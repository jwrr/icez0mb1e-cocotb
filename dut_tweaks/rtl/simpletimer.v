==> flow/design.v <==
module simpletimer (
    input         clk,
    input         reset_n,
    output  [7:0] data_out,
    input   [7:0] data_in,
    input         cs_n,
    input         rd_n,
    input         wr_n,
    input   [3:0] addr
);
    localparam TIMER_DEL0   = 0;
    localparam TIMER_DEL1   = 1;
    localparam TIMER_DEL2   = 2;
    localparam TIMER_DEL3   = 3;
    localparam TIMER_CFG    = 4;
    localparam TIMER_BUSY   = 5;
    localparam TIMER_NOW0   = 6;
    localparam TIMER_NOW1   = 7;
    localparam TIMER_NOW2   = 8;
    localparam TIMER_NOW3   = 9;
    reg         timer_busy;
    reg   [7:0] timer_cfg;
    reg  [31:0] timer_cnt;
    reg  [31:0] timer_now;
    reg  [31:0] timer_del;
    reg  [31:0] done_time;
    reg         start_pulse;
    reg         now_pulse;
    wire read_sel  = !cs_n & !rd_n &  wr_n;
    wire write_sel = !cs_n &  rd_n & !wr_n;
    always @(posedge clk or negedge reset_n) begin
        if (~reset_n) begin
            timer_cfg <= 8'h0;
            timer_del <= 32'h0;
            start_pulse <= 1'b0;
            now_pulse <= 1'b0;
        end else begin
            if (write_sel) begin
                case (addr)
                   TIMER_DEL0 : timer_del[0*8 +: 8] <= data_in;
                   TIMER_DEL1 : timer_del[1*8 +: 8] <= data_in;
                   TIMER_DEL2 : timer_del[2*8 +: 8] <= data_in;
                   TIMER_DEL3 : timer_del[3*8 +: 8] <= data_in;
                   TIMER_CFG  : timer_cfg <= data_in;
                endcase
            end
            start_pulse <= write_sel && addr==TIMER_CFG && data_in[1];
            now_pulse   <= write_sel && addr==TIMER_CFG && data_in[2];
        end
    end
    wire timer_on = timer_cfg[0];
    reg   [7:0] data_out;
    always@(*) begin
        if (~read_sel)
            data_out <= 8'b0;
        else begin
            case (addr)
                TIMER_DEL0 : data_out <= timer_del[0*8 +: 8];
                TIMER_DEL1 : data_out <= timer_del[1*8 +: 8];
                TIMER_DEL2 : data_out <= timer_del[2*8 +: 8];
                TIMER_DEL3 : data_out <= timer_del[3*8 +: 8];
                TIMER_CFG  : data_out <= timer_cfg;
                TIMER_BUSY : data_out <= {7'b0, timer_busy};
                TIMER_NOW0 : data_out <= timer_now[0*8 +: 8];
                TIMER_NOW1 : data_out <= timer_now[1*8 +: 8];
                TIMER_NOW2 : data_out <= timer_now[2*8 +: 8];
                TIMER_NOW3 : data_out <= timer_now[3*8 +: 8];
                default : data_out <= 8'b0;
            endcase
        end
    end
    always @(posedge clk or negedge reset_n) begin
        if (~reset_n) begin
            timer_cnt  <= 32'h0;
            timer_now  <= 32'h0;
            done_time   <= 32'h0;
            timer_busy <= 1'b0;
        end else begin
            timer_cnt <= timer_on ? timer_cnt + 1 : 32'h0;
            if (now_pulse) timer_now <= timer_cnt;
            if (~timer_on) begin
                timer_busy <= 1'b0;
                done_time <= 'h0;
            end else if (start_pulse) begin
                timer_busy <= 1'b1;
                done_time <= done_time + timer_del;
            end else if (timer_busy && (timer_cnt == done_time) ) begin
                timer_busy <= 1'b0;
            end
        end  
    end  
endmodule
# ---- Reports on simpletimer
# The steps from the RTL of simpletimer to its reports follow in flow order.
# Lines are those of the file above, counted from 1.
# Operators: Yosys type, input widths -> output width; for muxes data width and select width s.
# Library cell names are shortened.
# Not given: -
dict set report setup {
  design {simpletimer}
  clock_port {clk}
  lib {sky130hd}
  corner {tt_025C_1v80}
}

# ---- Word-level counts
# Counts by Yosys on the flattened word-level netlist (proc, flatten, opt, wreduce; memories kept). Register bits leave out memories and registers merged into their read ports (data or address). Print and check cells are left out. Cells with the same type and inputs are merged into one.
dict set report word_totals {
  regBits 139
  output_inout_bits 8
  elab_cells 50
}
dict set report op_classes {
  addsub 2
  eq_ne 12
  mux 8
  n_logic 4
  n_reduce_logical 13
}
# cell count
set op_table {}
lappend op_table {{$mux 32} 3}
lappend op_table {{$pmux 8 s10} 1}
lappend op_table {{$add 32x1->32 const B} 1}
lappend op_table {{$add 32x32->32} 1}
lappend op_table {{$eq 32x32->1} 1}
lappend op_table {{$eq 4x3->1 const B} 4}
lappend op_table {{$reduce_and 2->1} 5}
lappend op_table {{$eq 4x2->1 const B} 2}
lappend op_table {{$eq 4x4->1 const B} 2}
lappend op_table {{$mux 8} 1}
lappend op_table {{$and 1x1->1} 4}
lappend op_table {{$logic_and 1x1->1} 4}
lappend op_table {{$eq 4x1->1 const B} 1}
lappend op_table {{$logic_not 4->1} 1}
lappend op_table {{$logic_not 1->1} 3}
lappend op_table {{$ne 3x1->1 const B} 1}
lappend op_table {{$mux 1} 3}
lappend op_table {{$ne 2x1->1 const B} 1}

# ---- Logic depth
# Depth = most cells in a row (Yosys ltp): at word level without a register or memory, in the mapped netlist without a sequential cell, where the memories' decode and read muxes count.
dict set report depth {
  ltp_word 5
  ABC_AREA 0
  mapped_depth 12
}

# ---- Mapped cells and area
# Source: synth_stat.txt of the flow (Yosys; design flattened, memories mapped). It holds for the ABC_AREA given above (unset counts as 0); a run with the other value may have another netlist.
# type count
set by_type {}
lappend by_type {dfrtp_1 139}
lappend by_type {mux2_2 73}
lappend by_type {xnor2_1 65}
lappend by_type {ha_1 32}
lappend by_type {mux2i_1 28}
lappend by_type {nand2_1 70}
lappend by_type {nor2b_1 30}
lappend by_type {a21oi_1 37}
lappend by_type {and2_1 26}
lappend by_type {o21ai_0 31}
lappend by_type {a21o_1 19}
lappend by_type {nand4_1 22}
lappend by_type {clkbuf_1 34}
lappend by_type {xor2_1 14}
lappend by_type {nand3_1 24}
lappend by_type {nor2_1 29}
lappend by_type {o21ai_1 12}
lappend by_type {a22oi_1 7}
# Not listed: further types 51, cells in them 139.
dict set report synth_totals {
  stdcells 831
  mapped_area_mm2 0.0083693
  seq_area_mm2 0.0034783
  ff_cells 139
}

# ---- Timing after synthesis
# OpenSTA on the mapped netlist: ideal clock, no wires. The path of least setup slack (recovery checks aside). Input and output delay are each 20% of the period. Register names are those of the netlist, which keeps one name where synthesis merged equal registers.
dict set report synth_timing {
  path_kind {reg-to-reg}
  from {reg done_time[0]}
  to {reg done_time[24]}
  tclk_ps 2950
  setup_time_ps 124
  t_first_pin_ps 0
  arrival_ps 2556
  path_slack_ps 270
  delay_ps 2680
  stages 13
  path_buffers 0
  period_less_setup_slack_ps 2680
}
# "delay_ps" = arrival - input delay + setup time.
# "stages" counts driving pins, that of a launching flip-flop among them; a cell with two outputs on the path counts twice.
# "period_less_setup_slack_ps" = period - worst setup slack (recovery checks aside). The figure is calculated, with input and output delays left at 20% of the set period.
# The rows between start and end are the longest chain of elaborated cells between them; the timing report does not say that the signal goes this way. Where chains are equally long, one stands for them.
# Each line given opens the expression or statement behind the cell; cells for indexed reads and writes are added by Yosys, which also makes memories of some case tables.
# A register here has more assigning lines than the two given.
dict set report synth_between {
  cell_sequence {dfrtp_1 > ha_1 > inv_1 > fa_1 > nor2b_1 > o21ai_1 > a21boi_2 > o221a_2 > a21oi_1 > o31ai_1 > nand3_1 > mux2i_1 > a211o_1}
  elab_chain_cells 3
  cone_cells 3
  cone_lines 3
}
# item line_no
set synth_rtl {}
lappend synth_rtl {{start: declaration} 26} ;# reg  [31:0] done_time;
lappend synth_rtl {{start: assignment} 76} ;# done_time   <= 32'h0;
lappend synth_rtl {{start: assignment} 86} ;# done_time <= done_time + timer_del;
lappend synth_rtl {{$add 32x32->32} 86}
lappend synth_rtl {{$mux 32} 84} ;# end else if (start_pulse) begin
lappend synth_rtl {{$mux 32} 81} ;# if (~timer_on) begin
lappend synth_rtl {{end: assignment} 83} ;# done_time <= 'h0;
lappend synth_rtl {{end: assignment} 86}
lappend synth_rtl {{end: declaration} 26}

# ---- Path in the finished layout
# Path of least setup slack in the final report of run 1 (OpenROAD, finished layout, wires in). Where an end is a register, its clock arrival counts in the times.
# The path's times are printed in steps of 10 ps; the period is the one set.
dict set report layout_timing {
  path_kind {reg-to-reg}
  from {reg timer_del[0]}
  to {reg done_time[30]}
  tclk_ps 2480
  setup_time_ps 60
  t_first_pin_ps 450
  arrival_ps 3090
  path_slack_ps -220
  stages 14
  path_buffers 1
}
# The rows between start and end are the longest chain of elaborated cells between them; the timing report does not say that the signal goes this way. Where chains are equally long, one stands for them.
# A register here has more assigning lines than the two given.
dict set report layout_between {
  cell_sequence {dfrtp_1 > ha_4 > inv_2 > fa_2 > nor2b_2 > o21ai_2 > a21boi_2 > o221a_4 > o21ai_2 > buf_6 > o311ai_4 > nand2_2 > nor4bb_1 > a221o_1}
  elab_chain_cells 3
  cone_cells 3
  cone_lines 3
}
# item line_no
set layout_rtl {}
lappend layout_rtl {{start: declaration} 25} ;# reg  [31:0] timer_del;
lappend layout_rtl {{start: assignment} 34} ;# timer_del <= 32'h0;
lappend layout_rtl {{start: assignment} 40} ;# TIMER_DEL0 : timer_del[0*8 +: 8] <= data_in;
lappend layout_rtl {{$add 32x32->32} 86} ;# done_time <= done_time + timer_del;
lappend layout_rtl {{$mux 32} 84} ;# end else if (start_pulse) begin
lappend layout_rtl {{$mux 32} 81} ;# if (~timer_on) begin
lappend layout_rtl {{end: assignment} 83} ;# done_time <= 'h0;
lappend layout_rtl {{end: assignment} 86}
lappend layout_rtl {{end: declaration} 26} ;# reg  [31:0] done_time;

; Module simpletimer, platform sky130hd: 2 stored runs of the flow (Yosys, OpenROAD) with differing settings, in no particular order. Input and output delays are each 20% of the period that was set; the output load is 0.01 pF.
; "achievedPeriod_ps" means the clock period less the worst setup slack. The figure is calculated, with input and output delays left at 20% of the set period.
; "worst_setup_path_time_ps": the worst setup path's part of the clock period (all of it between registers, 20% less for each end at a port) less its slack. A launch clock that arrives late makes it longer, a capture clock that arrives late makes it shorter.
; "power_total_mw" is the tool's figure for a default switching activity; nothing was simulated.
; "worst_setup_path_time_ps" is known to 10 ps.

[run 1: settings]
period_ns = 2.48
CORE_UTILIZATION = 18
PLACE_DENSITY_LB_ADDON = 0.11
CORE_ASPECT_RATIO = 1.87
CELL_PAD_IN_SITES_GLOBAL_PLACEMENT = 3
CTS_CLUSTER_SIZE = 41
MIN_ROUTING_LAYER = met2
CAP_MARGIN = 20
CORE_MARGIN = 2
SLEW_MARGIN = 20
[run 1: results]
stdcell_area_mm2 = 0.0123193
worst_setup_path_time_ps = 2700
timing.worst_path_kind = reg-to-reg
synth_area_mm2 = 0.0083693
final_setup_tns_ps = -1718
power_total_mw = 6.223
ws_setup_ps = -218
final_die_area_mm2 = 0.048322
finish.utilization_pct = 26.7
achievedPeriod_ps = 2698

[run 2: settings]
period_ns = 3.82
CORE_UTILIZATION = 58
SETUP_SLACK_MARGIN = -0.36
TNS_END_PERCENT = 65
GPL_ROUTABILITY_DRIVEN = 1
CTS_CLUSTER_SIZE = 36
SLEW_MARGIN = 30
MAX_ROUTING_LAYER = met5
CAP_MARGIN = 20
CORE_MARGIN = 2
[run 2: results]
stdcell_area_mm2 = 0.0094553
worst_setup_path_time_ps = 2270
timing.worst_path_kind = input-to-output
synth_area_mm2 = 0.0083693
final_setup_tns_ps = 0
power_total_mw = 3.655
ws_setup_ps = 18
final_die_area_mm2 = 0.015407
finish.utilization_pct = 67.6
achievedPeriod_ps = 3802
